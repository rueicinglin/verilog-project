==> flow/design.v <==
module Pipelining_multi #(parameter M = 4, N = 4) (
input clk,
input rst_n,
input [M-1:0] multi1,
input [N-1:0] multi2,
input en,
output [M+N-1:0] result,
output rdy
);
wire [M+N-1:0] multi1_shift [N-1:0];
wire [N-1:0] multi2_shift [N-1:0];
wire [M+N-1:0] multi_acco [N-1:0];
wire [N-1:0] rdy_temp;
multi_cell #(.M(M), .N(N)) m0(
.clk(clk),
.rst_n(rst_n),
.multi1({{N{1'b0}}, multi1}),
.multi2(multi2),
.en(en),
.multi_acci('d0),
.multi1_shift(multi1_shift[0]),
.multi2_shift(multi2_shift[0]),
.multi_acco(multi_acco[0]),
.rdy(rdy_temp[0])
);
genvar i;
generate
for (i=1; i<N; i=i+1)begin : multiple_module
multi_cell #(.M(M), .N(N)) m1 (
.clk(clk),
.rst_n(rst_n),
.multi1(multi1_shift[i-1]),
.multi2(multi2_shift[i-1]),
.en(en),
.multi_acci(multi_acco[i-1]),
.multi1_shift(multi1_shift[i]),
.multi2_shift(multi2_shift[i]),
.multi_acco(multi_acco[i]),
.rdy(rdy_temp[i])
);
end
endgenerate
assign result = multi_acco[N-1];
assign rdy = rdy_temp[N-1];
endmodule 
module multi_cell #(parameter M = 4, N = 4)(
input clk,
input rst_n,
input [M+N-1:0] multi1,
input [N-1:0] multi2,
input en,
input [M+N-1:0] multi_acci,
output reg [M+N-1:0] multi1_shift,
output reg [N-1:0] multi2_shift,
output reg [M+N-1:0] multi_acco,
output reg rdy
);
always @(posedge clk, negedge rst_n)begin
if (!rst_n)begin
multi1_shift <= 'd0;
multi2_shift <= 'd0;
multi_acco <= 'd0;
rdy <= 1'b0;
end
else if (en)begin
multi1_shift <= multi1 << 1;
multi2_shift <= multi2 >> 1;
rdy <= 1'b1;
if (multi2[0])begin
multi_acco <= multi_acci + multi1;
end
else begin
multi_acco <= multi_acci;
end
end
else begin
multi1_shift <= 'd0;
multi2_shift <= 'd0;
multi_acco <= 'd0;
rdy <= 1'b0;
end
end
endmodule 
# == Tool chain data of Pipelining_multi ==
# What the tools print for Pipelining_multi, step after step.
# Line numbers count from 1 in the design file above.
# Operators carry their Yosys type and port widths (W data, S select, Z words).
# The mark n/a stands for no value.
# setup
design,Pipelining_multi
clk_port,clk
lib,sky130hd
corner,tt_025C_1v80

# == Word level ==
# Yosys after proc, flatten, opt, wreduce and memory -nomap, before mapping. Enables and synchronous resets that opt folds into registers are not counted as muxes. Print and check cells are not counted. Equal cells are merged and count once.
# word_totals
ff_bits,63
output_inout_bits,9
elab_cells,29
# op_classes
add_sub_neg,3
muxes,15
# op_table
operator,count
$mux W8,9
$add A8 B8 Y8,3
$mux W5,1
$mux W4,1
$mux W3,1
$mux W2,1
$mux W1,2

# == Depth ==
# Yosys ltp: most cells in a row. Word level: on the elaborated netlist, between registers, memories and ports. Mapped: between sequential cells and ports; inverters and the memories' decode and read muxes count.
# depth
word_depth,3
ABC_AREA,0
mapped_depth,6
mapped_depth_nobuf,6

# == Netlist ==
# Yosys stat after the flow's synthesis: flattened, memories mapped to cells. It holds for the ABC_AREA given above (unset counts as 0); a run with the other value may have another netlist.
# The area totals of this step are shown rounded.
# mapped
cells,154
synth_area_um2,1900
seqArea_um2,1100
ffs,44
buffers,6
# types
cell,count,type_area_um2
sky130_fd_sc_hd__dfrtp_1,44,1.1E+03
sky130_fd_sc_hd__and2_1,26,162.656
sky130_fd_sc_hd__ha_1,11,137.632
sky130_fd_sc_hd__mux2i_1,9,90.086
sky130_fd_sc_hd__fa_1,3,60.058
sky130_fd_sc_hd__nor2b_1,8,50.048
sky130_fd_sc_hd__inv_1,12,45.043
sky130_fd_sc_hd__and3_1,6,37.536
sky130_fd_sc_hd__a21oi_1,6,30.029
sky130_fd_sc_hd__xnor2_1,3,26.275
sky130_fd_sc_hd__nand3_1,5,25.024
sky130_fd_sc_hd__clkbuf_1,4,15.014
sky130_fd_sc_hd__nand3b_1,2,15.014
sky130_fd_sc_hd__nand2_1,3,11.261
sky130_fd_sc_hd__a311o_1,1,10.01
sky130_fd_sc_hd__buf_2,2,10.01
sky130_fd_sc_hd__o211a_1,1,10.01
sky130_fd_sc_hd__o21ai_0,2,10.01
# Not listed: further types 6, cells in them 6.
# By module: a second synthesis without flattening, with its own total; a netlist apart from the flattened one above.
# hier_totals
hier_cells,393
hier_area_um2,4200
# Rows give one instance, submodules left out.
# modules
mod,n_inst,cells,mod_area_um2,seq_area_um2
multi_cell,4,98,1100,480
Pipelining_multi,1,1,3.8,0.0

# == Timing after synthesis ==
# Source: OpenSTA report_checks on the synthesized netlist (no wires, ideal clock, input and output delay 20% of the period each), path of least setup slack; recovery checks are left aside. Register names are those of the netlist, which keeps one name where synthesis merged equal registers.
# synth_timing
kind,register to register
from,register m0.multi_acco[1]
to,register multiple_module[1].m1.multi_acco[3]
period_ns,1.48
setup_ns,0.120
arrival_ns,1.207
t_required_ns,1.360
setup_slack_ns,0.153
path_delay_ns,1.327
driving_pins,7
n_path_buf,0
period_less_setup_slack_ns,1.327
# "path_delay_ns" = arrival - input delay + setup time.
# "driving_pins": output pins that drive a net of the path, with the launching flip-flop's if there is one; two outputs of one cell count as two.
# "period_less_setup_slack_ns" = period - worst setup slack (recovery checks aside). The figure is calculated, with input and output delays left at 20% of the set period.
# The rows between start and end are the longest chain of elaborated cells between them; the timing report does not say that the signal goes this way. Where chains are equally long, one stands for them.
# Each line given opens the expression or statement behind the cell; cells for indexed reads and writes are added by Yosys, which also makes memories of some case tables.
# A register here has more assigning lines than the two given.
# synth_between
path_cell_list,sky130_fd_sc_hd__dfrtp_1 sky130_fd_sc_hd__ha_1 sky130_fd_sc_hd__inv_1 sky130_fd_sc_hd__fa_1 sky130_fd_sc_hd__xnor2_1 sky130_fd_sc_hd__mux2i_1 sky130_fd_sc_hd__nor2b_1
elab_chain_cells,3
cells_between,3
cone_lines,3
cone_classes,1 x add/sub; 2 x mux
# synth_rtl
item,line_no,text
"start, declared",55,"output reg [M+N-1:0] multi_acco,"
"start, assigned",70,multi_acco <= multi_acci + multi1;
"start, assigned",73,multi_acco <= multi_acci;
$add A8 B8 Y8,70,
$mux W8,69,if (multi2[0])begin
$mux W8,65,else if (en)begin
"end, assigned",70,
"end, assigned",73,
"end, declared",55,

# == Timing after layout ==
# Path of least setup slack in the final report of entry A (OpenROAD, finished layout, wires in). Where an end is a register, its clock arrival counts in the times.
# layout_timing
kind,register to output
from,register multiple_module[3].m1.multi_acco[5]
to,output result[5]
period_ns,1.65
output_delay_ns,0.33
arrival_ns,1.14
t_required_ns,1.32
setup_slack_ns,0.18
driving_pins,2
n_path_buf,1
# A register here has more assigning lines than the two given.
# layout_between
path_cell_list,sky130_fd_sc_hd__dfrtp_1 sky130_fd_sc_hd__clkdlybuf4s50_1
elab_chain_cells,0
cells_between,0
cone_lines,0
# layout_rtl
item,line_no,text
"start, declared",55,"output reg [M+N-1:0] multi_acco,"
"start, assigned",70,multi_acco <= multi_acci + multi1;
"start, assigned",73,multi_acco <= multi_acci;
"end, declared",7,"output [M+N-1:0] result,"

# Settings and measured results of 2 stored flow runs for module Pipelining_multi (sky130hd), not sorted in any way. The constraints put input and output delay at 20% of the set period each and load the outputs with 0.01 pF.
# "timing.achieved_period_ns" is the run's clock period less its worst setup slack. It is reckoned from that one timing run; input and output delays stay at 20% of the period that was set.
# "timing.worst_path_ns" is the time allowed to the run's worst setup path (the clock period less input and output delay, where it has them) less its slack. Clock arrival times count: a late capture clock shortens it, a late launch clock lengthens it.
# "design_power_uw" is the tool's figure for a default switching activity; nothing was simulated.
# The results are shown rounded.
# A setting shown as n/a is not set for that run.
# Among the results, n/a means that no value is shown for the run.
setting or result,entry A,entry B
period_ns,1.65,0.865
CORE_UTILIZATION,43,66
PLACE_DENSITY,0.62,n/a
CORE_ASPECT_RATIO,0.75,n/a
TNS_END_PERCENT,60,n/a
GPL_TIMING_DRIVEN,0,1
GPL_ROUTABILITY_DRIVEN,1,n/a
CTS_CLUSTER_DIAMETER,133,77
CAP_MARGIN,0,20
MAX_ROUTING_LAYER,met4,n/a
CORE_MARGIN,2,6
SLEW_MARGIN,20,20
SETUP_SLACK_MARGIN,n/a,-0.05
PLACE_DENSITY_LB_ADDON,n/a,0.21
HOLD_SLACK_MARGIN,n/a,0.26
CELL_PAD_IN_SITES_GLOBAL_PLACEMENT,n/a,1
CTS_CLUSTER_SIZE,n/a,44
worstSetupSlack_ns,0.18,n/a
setup_tns_ns,0.000,n/a
cell_area_final_um2,2300,n/a
design_power_uw,1900,n/a
fin_hold_ws_ns,0.46,n/a
timing.achieved_period_ns,1.474,n/a
timing.worst_path_ns,1.14,n/a
worst_setup_path_type,register to output,n/a
die_footprint_um2,4900,n/a
yosys.chip_area_um2,1900,n/a
util_pct,55,n/a
# Entry B: incomplete, placement halted on FLW-0024
